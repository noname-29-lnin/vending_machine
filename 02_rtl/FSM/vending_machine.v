==> flow/design.v <==
module vending_machine(
    input wire      i_clk,
    input wire      i_rst_n,
    input wire      i_nickle,
    input wire      i_dime,
    input wire      i_quarter,
    output wire     o_soda,
    output wire [2:0] o_change
);
reg [3:0] state, nstate;
next_state_logic NSL(
    .i_nickle       (i_nickle),
    .i_dime         (i_dime),
    .i_quarter      (i_quarter),
    .i_pstate       (state),
    .o_nstate       (nstate)
);
State_logic SL(
    .i_clk          (i_clk),
    .i_rst_n        (i_rst_n),
    .i_nstate       (nstate),
    .o_pstate       (state)
);
Output_logic OL(
    .i_pstate       (state),
    .o_soda         (o_soda),
    .o_change       (o_change)
);
endmodule
module next_state_logic(
    input wire          i_nickle,
    input wire          i_dime,
    input wire          i_quarter,
    input reg [3:0]    i_pstate,
    output reg [3:0]   o_nstate
);
parameter reg [3:0] IDLE        = 4'b0000;
parameter reg [3:0] FIVE        = 4'b0001;
parameter reg [3:0] TEN         = 4'b0010;
parameter reg [3:0] FIFTEEN     = 4'b0011;
parameter reg [3:0] TWENTY      = 4'b0100;
parameter reg [3:0] TWENTY_FIVE = 4'b0101;
parameter reg [3:0] THIRTY      = 4'b0110;
parameter reg [3:0] THIRTY_FIVE = 4'b0111;
parameter reg [3:0] FOURTY      = 4'b1000;
parameter reg [3:0] FOURTY_FIVE = 4'b1001;
always_comb begin
    case(i_pstate)
        IDLE: begin
            if(i_nickle) o_nstate = FIVE;
            else if(i_dime) o_nstate = TEN;
            else if(i_quarter) o_nstate = TWENTY_FIVE;
            else o_nstate = IDLE;
        end 
        FIVE: begin
            if(i_nickle) o_nstate = TEN;
            else if(i_dime) o_nstate = FIFTEEN;
            else if(i_quarter) o_nstate = THIRTY;
            else o_nstate = FIVE;
        end 
        TEN: begin
            if(i_nickle) o_nstate = FIFTEEN;
            else if(i_dime) o_nstate = TWENTY;
            else if(i_quarter) o_nstate = THIRTY_FIVE;
            else o_nstate = TEN;
        end
        FIFTEEN: begin
            if(i_nickle) o_nstate = TWENTY;
            else if(i_dime) o_nstate = TWENTY_FIVE;
            else if(i_quarter) o_nstate = FOURTY;
            else o_nstate = FIFTEEN;
        end
        TWENTY: begin
            if(i_nickle) o_nstate = TWENTY_FIVE;
            else if(i_dime) o_nstate = THIRTY;
            else if(i_quarter) o_nstate = FOURTY_FIVE;
            else o_nstate = TWENTY;
        end
        TWENTY_FIVE, THIRTY, THIRTY_FIVE, FOURTY, FOURTY_FIVE: begin
            if(i_nickle) o_nstate = FIVE;
            else if(i_dime) o_nstate = TEN;
            else if(i_quarter) o_nstate = TWENTY_FIVE;
            else o_nstate = TWENTY_FIVE;
        end
        default: begin
            o_nstate = IDLE;
        end 
    endcase
end 
endmodule
module State_logic(
    input wire      i_clk,
    input wire      i_rst_n,
    input reg [3:0] i_nstate,
    output reg [3:0] o_pstate
);
always_ff @(posedge i_clk or negedge i_rst_n) begin : proc_next_state
    if(!i_rst_n) o_pstate <= 4'b0000;
    else         o_pstate <= i_nstate;
end 
endmodule
module Output_logic(
    input reg [3:0] i_pstate,
    output wire      o_soda,
    output wire [2:0] o_change
);
parameter reg [3:0] IDLE        = 4'b0000;
parameter reg [3:0] FIVE        = 4'b0001;
parameter reg [3:0] TEN         = 4'b0010;
parameter reg [3:0] FIFTEEN     = 4'b0011;
parameter reg [3:0] TWENTY      = 4'b0100;
parameter reg [3:0] TWENTY_FIVE = 4'b0101;
parameter reg [3:0] THIRTY      = 4'b0110;
parameter reg [3:0] THIRTY_FIVE = 4'b0111;
parameter reg [3:0] FOURTY      = 4'b1000;
parameter reg [3:0] FOURTY_FIVE = 4'b1001;
always_comb begin : proc_output_Moore
    case(i_pstate)
        IDLE: begin
            o_soda = 1'b0;
            o_change = 3'b000;
        end 
        FIVE, TEN, FIFTEEN: begin
            o_soda = 1'b0;
            o_change = 3'b000;
        end
        TWENTY: begin
            o_soda = 1'b1;
            o_change = 3'b0000;
        end 
        TWENTY_FIVE, FOURTY_FIVE: begin
            o_soda = 1'b1;
            o_change = 3'b001;
        end
        THIRTY: begin
            o_soda = 1'b1;
            o_change = 3'b010;
        end 
        THIRTY_FIVE: begin
            o_soda = 1'b1;
            o_change = 3'b011;
        end 
        FOURTY: begin
            o_soda = 1'b1;
            o_change = 3'b100;
        end 
        default: begin
            o_soda = 1'b0;
            o_change = 3'b000;
        end 
    endcase
end
endmodule
Reports on vending_machine
What the tools print for vending_machine, step after step.
Lines are those of the file above, counted from 1.
Operators carry their Yosys type and port widths (W data, S select, Z words).
Cell names lack the library's common part.
Not given: --

set-up
  design top = vending_machine
  clock = i_clk
  standard-cell library = sky130hd
  corner = tt_025C_1v80

After elaboration
Yosys after proc, flatten, opt, wreduce and memory -nomap, before mapping. Enables and synchronous resets that opt folds into registers are not counted as muxes. Memory bits, and registers merged into a memory's read port (data or address), are not among the register bits. Print and check cells are not counted. Equal cells are merged and count once.
Memory sizes are those after Yosys's memory passes, which may raise the word count (mostly to a power of two), join words into wider ones and drop unused or constant bits.

cells by class
  eq/ne operators = 9
  muxes and demuxes = 18
  reduce/logical cells = 2

operators by type and width
  cell                  number
  $mux W4               13
  $pmux W4 S6           1
  $eq A4 B3 Y1 const B  4
  $mux W3               4
  $eq A4 B2 Y1 const B  2
  $eq A4 B4 Y1 const B  2
  $reduce_or A5 Y1      1
  $eq A4 B1 Y1 const B  1
  $logic_not A4 Y1      1

bit counts
  bits in registers = 4
  ROM bits = 64
  memories kept = 1
  input port bits = 5
  output and inout bits = 4
  word-level cells = 31

memory list
  name             words  width  read ports  wr ports  line  source
  (no name shown)  16     4      1           0         118   case(i_pstate)

Logic depth
Longest topological path by Yosys (ltp), each cell counted once; first at word level (registers and memories cut), then after technology mapping (sequential cells cut; the memories' decode and read muxes count).

logic depth
  depth after elaboration = 4
  ABC_AREA = 1
  mapped depth = 6
  depth with buffers taken out = 6

Mapped cells and area
Yosys stat after the flow's synthesis: flattened, memories mapped to cells. It holds for the ABC_AREA given above (unset counts as 0); a run with the other value may have another netlist.
Totals and module areas in this step are rounded.

mapped netlist
  standard cells after synthesis = 64
  mapped area = 365.4 um2
  sequential part of the area = 100.1 um2
  mapped flip-flops = 4
  buffer cells = 0

cells by type
  cell     number  total area (um2)
  dfrtp_1  4       100.096
  nand2_1  18      67.565
  nor2_1   11      41.29
  nor2_2   5       31.28
  inv_1    8       30.029
  nand3_1  4       20.019
  a21oi_1  3       15.014
  inv_2    4       15.014
  nand2_2  2       12.512
  nor2_4   1       11.261
  o21ai_0  2       10.01
  nand4_1  1       6.256
  o21ai_1  1       5.005

Worst setup path after synthesis
Source: OpenSTA report_checks on the synthesized netlist (no wires, ideal clock, input and output delay 20% of the period each), path of least setup slack; recovery checks are left aside. Register names are those of the netlist, which keeps one name where synthesis merged equal registers.

timing after synthesis
  kind = reg2out
  start = register SL.o_pstate[1]
  end = output o_change[0]
  period = 1.56 ns
  output delay = 0.312 ns
  time at the first pin = 0.000 ns
  data arrival time = 0.823 ns
  data required time = 1.248 ns
  path slack = 0.425 ns
  delay of the path = 0.823 ns
  stages = 4
  path buffers = 0
  synthesis period reached = 1.135 ns

"delay of the path" is the arrival time less input delay plus setup time.
A path that ends at an output port has no setup time.
"stages": output pins that drive a net of the path, with the launching flip-flop's if there is one; two outputs of one cell count as two.
"synthesis period reached" = period - worst setup slack (recovery checks aside). The figure is calculated, with input and output delays left at 20% of the set period.
The rows between start and end are the longest chain of elaborated cells between them; the timing report does not say that the signal goes this way. Where chains are equally long, one stands for them.
A line is the first line of the expression or statement that the cell stems from. Yosys adds cells for indexed reads and writes and turns some case tables into memories.
The chain passes a memory read, where the word-level depth is cut; so it can be longer than that depth.

on the way, after synthesis
  cells stage by stage = dfrtp_1 > nor2_2 > nand2_2 > a21oi_1
  cells in the longest elaborated chain = 1
  elaborated cells on any way between the ends = 1
  source lines of those cells = 1
  those cells by class = 1 x memory

ends and longest elaborated chain, after synthesis
  element         line  source
  from (decl)     95    output reg [3:0] o_pstate
  from (assign)   98    if(!i_rst_n) o_pstate <= 4'b0000;
  from (assign)   99    else         o_pstate <= i_nstate;
  $mem_v2 Z16 W4  118   case(i_pstate)
  to (decl)       8     output wire [2:0] o_change

Worst path after layout
Path of least setup slack in the final report of run B (OpenROAD, finished layout, wires in). Where an end is a register, its clock arrival counts in the times.

timing post-layout
  kind = reg2out
  start = register SL.o_pstate[2]
  end = output o_soda
  period = 2.46 ns
  output delay = 0.49 ns
  time at the first pin = 0.24 ns
  data arrival time = 1.50 ns
  data required time = 1.97 ns
  path slack = 0.47 ns
  stages = 5
  path buffers = 1

The rows between start and end are the longest chain of elaborated cells between them; the timing report does not say that the signal goes this way. Where chains are equally long, one stands for them.
The chain passes a memory read, where the word-level depth is cut; so it can be longer than that depth.

on the way, post-layout
  cells stage by stage = dfrtp_1 > nor2_2 > nand2_2 > nand2_1 > clkdlybuf4s50_1
  cells in the longest elaborated chain = 1
  elaborated cells on any way between the ends = 1
  source lines of those cells = 1
  those cells by class = 1 x memory

ends and longest elaborated chain, post-layout
  element         line  source
  from (decl)     95    output reg [3:0] o_pstate
  from (assign)   98    if(!i_rst_n) o_pstate <= 4'b0000;
  from (assign)   99    else         o_pstate <= i_nstate;
  $mem_v2 Z16 W4  118   case(i_pstate)
  to (decl)       7     output wire     o_soda,

--- measured runs ---
Flow measurements of vending_machine on sky130hd: 2 stored runs with different settings, listed in no order. Input and output delays are each 20% of the period that was set; the output load is 0.01 pF.
"achieved clock period": clock period set for the run, less the worst setup slack. It is reckoned from that one timing run; input and output delays stay at 20% of the period that was set.
"worst setup path time" means the part of the period allowed to the worst setup path (the constraints hold back 20% at inputs and 20% at outputs) less its slack; where the path has registers, the arrival times of their clocks count too.
By "power" is meant OpenSTA's value without simulated activity: inputs other than the clock are taken to toggle once in ten clock periods, and the tool carries that through the logic.
Measured values are rounded.

Run A
==> flow/run.sh <==
#!/bin/bash
# the make line also repeats the synthesis and layout settings of config.mk as NAME=value (left out here)
make -C /OpenROAD-flow-scripts/flow DESIGN_CONFIG=/design/flow/config.mk WORK_HOME=/design/flow/orfs CLKGATE_MAP_FILE= finish
==> flow/config.mk <==
export PLATFORM = sky130hd
export DESIGN_NAME = vending_machine
export DESIGN_NICKNAME = vending_machine
export VERILOG_FILES = /design/flow/design.v
export SDC_FILE = /design/flow/constraint.sdc
export NUM_CORES = 4
export LEC_CHECK = 0
export ABC_AREA = 1
export CAP_MARGIN = 20
export CORE_MARGIN = 2
export CORE_UTILIZATION = 69
export CTS_CLUSTER_SIZE = 49
export MAX_ROUTING_LAYER = met5
export PLACE_DENSITY_LB_ADDON = 0.22
export SETUP_SLACK_MARGIN = 0.1
export SLEW_MARGIN = 15
==> flow/constraint.sdc <==
create_clock -name core_clock -period 2.0 [get_ports {i_clk}]
set_input_delay 0.4000 -clock core_clock [delete_from_list [all_inputs] [get_ports {i_clk}]]
set_output_delay 0.4000 -clock core_clock [all_outputs]
set_load 0.01 [all_outputs]

==> results of run A <==
did not finish, floorplanning stopped with PDN-0185

Run B
==> flow/run.sh <==
#!/bin/bash
# the make line also repeats the synthesis and layout settings of config.mk as NAME=value (left out here)
make -C /OpenROAD-flow-scripts/flow DESIGN_CONFIG=/design/flow/config.mk WORK_HOME=/design/flow/orfs CLKGATE_MAP_FILE= finish
==> flow/config.mk <==
export PLATFORM = sky130hd
export DESIGN_NAME = vending_machine
export DESIGN_NICKNAME = vending_machine
export VERILOG_FILES = /design/flow/design.v
export SDC_FILE = /design/flow/constraint.sdc
export NUM_CORES = 4
export LEC_CHECK = 0
export ABC_AREA = 1
export CAP_MARGIN = 20
export CORE_ASPECT_RATIO = 0.95
export CORE_MARGIN = 2
export CORE_UTILIZATION = 32
export GPL_ROUTABILITY_DRIVEN = 1
export PLACE_DENSITY_LB_ADDON = 0.23
export SETUP_SLACK_MARGIN = 0.37
export SLEW_MARGIN = 20
export TNS_END_PERCENT = 40
==> flow/constraint.sdc <==
create_clock -name core_clock -period 2.46 [get_ports {i_clk}]
set_input_delay 0.4920 -clock core_clock [delete_from_list [all_inputs] [get_ports {i_clk}]]
set_output_delay 0.4920 -clock core_clock [all_outputs]
set_load 0.01 [all_outputs]

==> results of run B <==
chip area after synthesis (Yosys): 365.4 um2
die area: 1428 um2
standard-cell area of the final layout: 486.7 um2
utilization: 0.478
worst setup slack after layout: 0.470 ns
total negative slack: 0.000 ns
power: 491.8 uW
achieved clock period: 1.990 ns
worst setup path time: 1.50 ns
worst setup path kind: reg2out
--- end ---
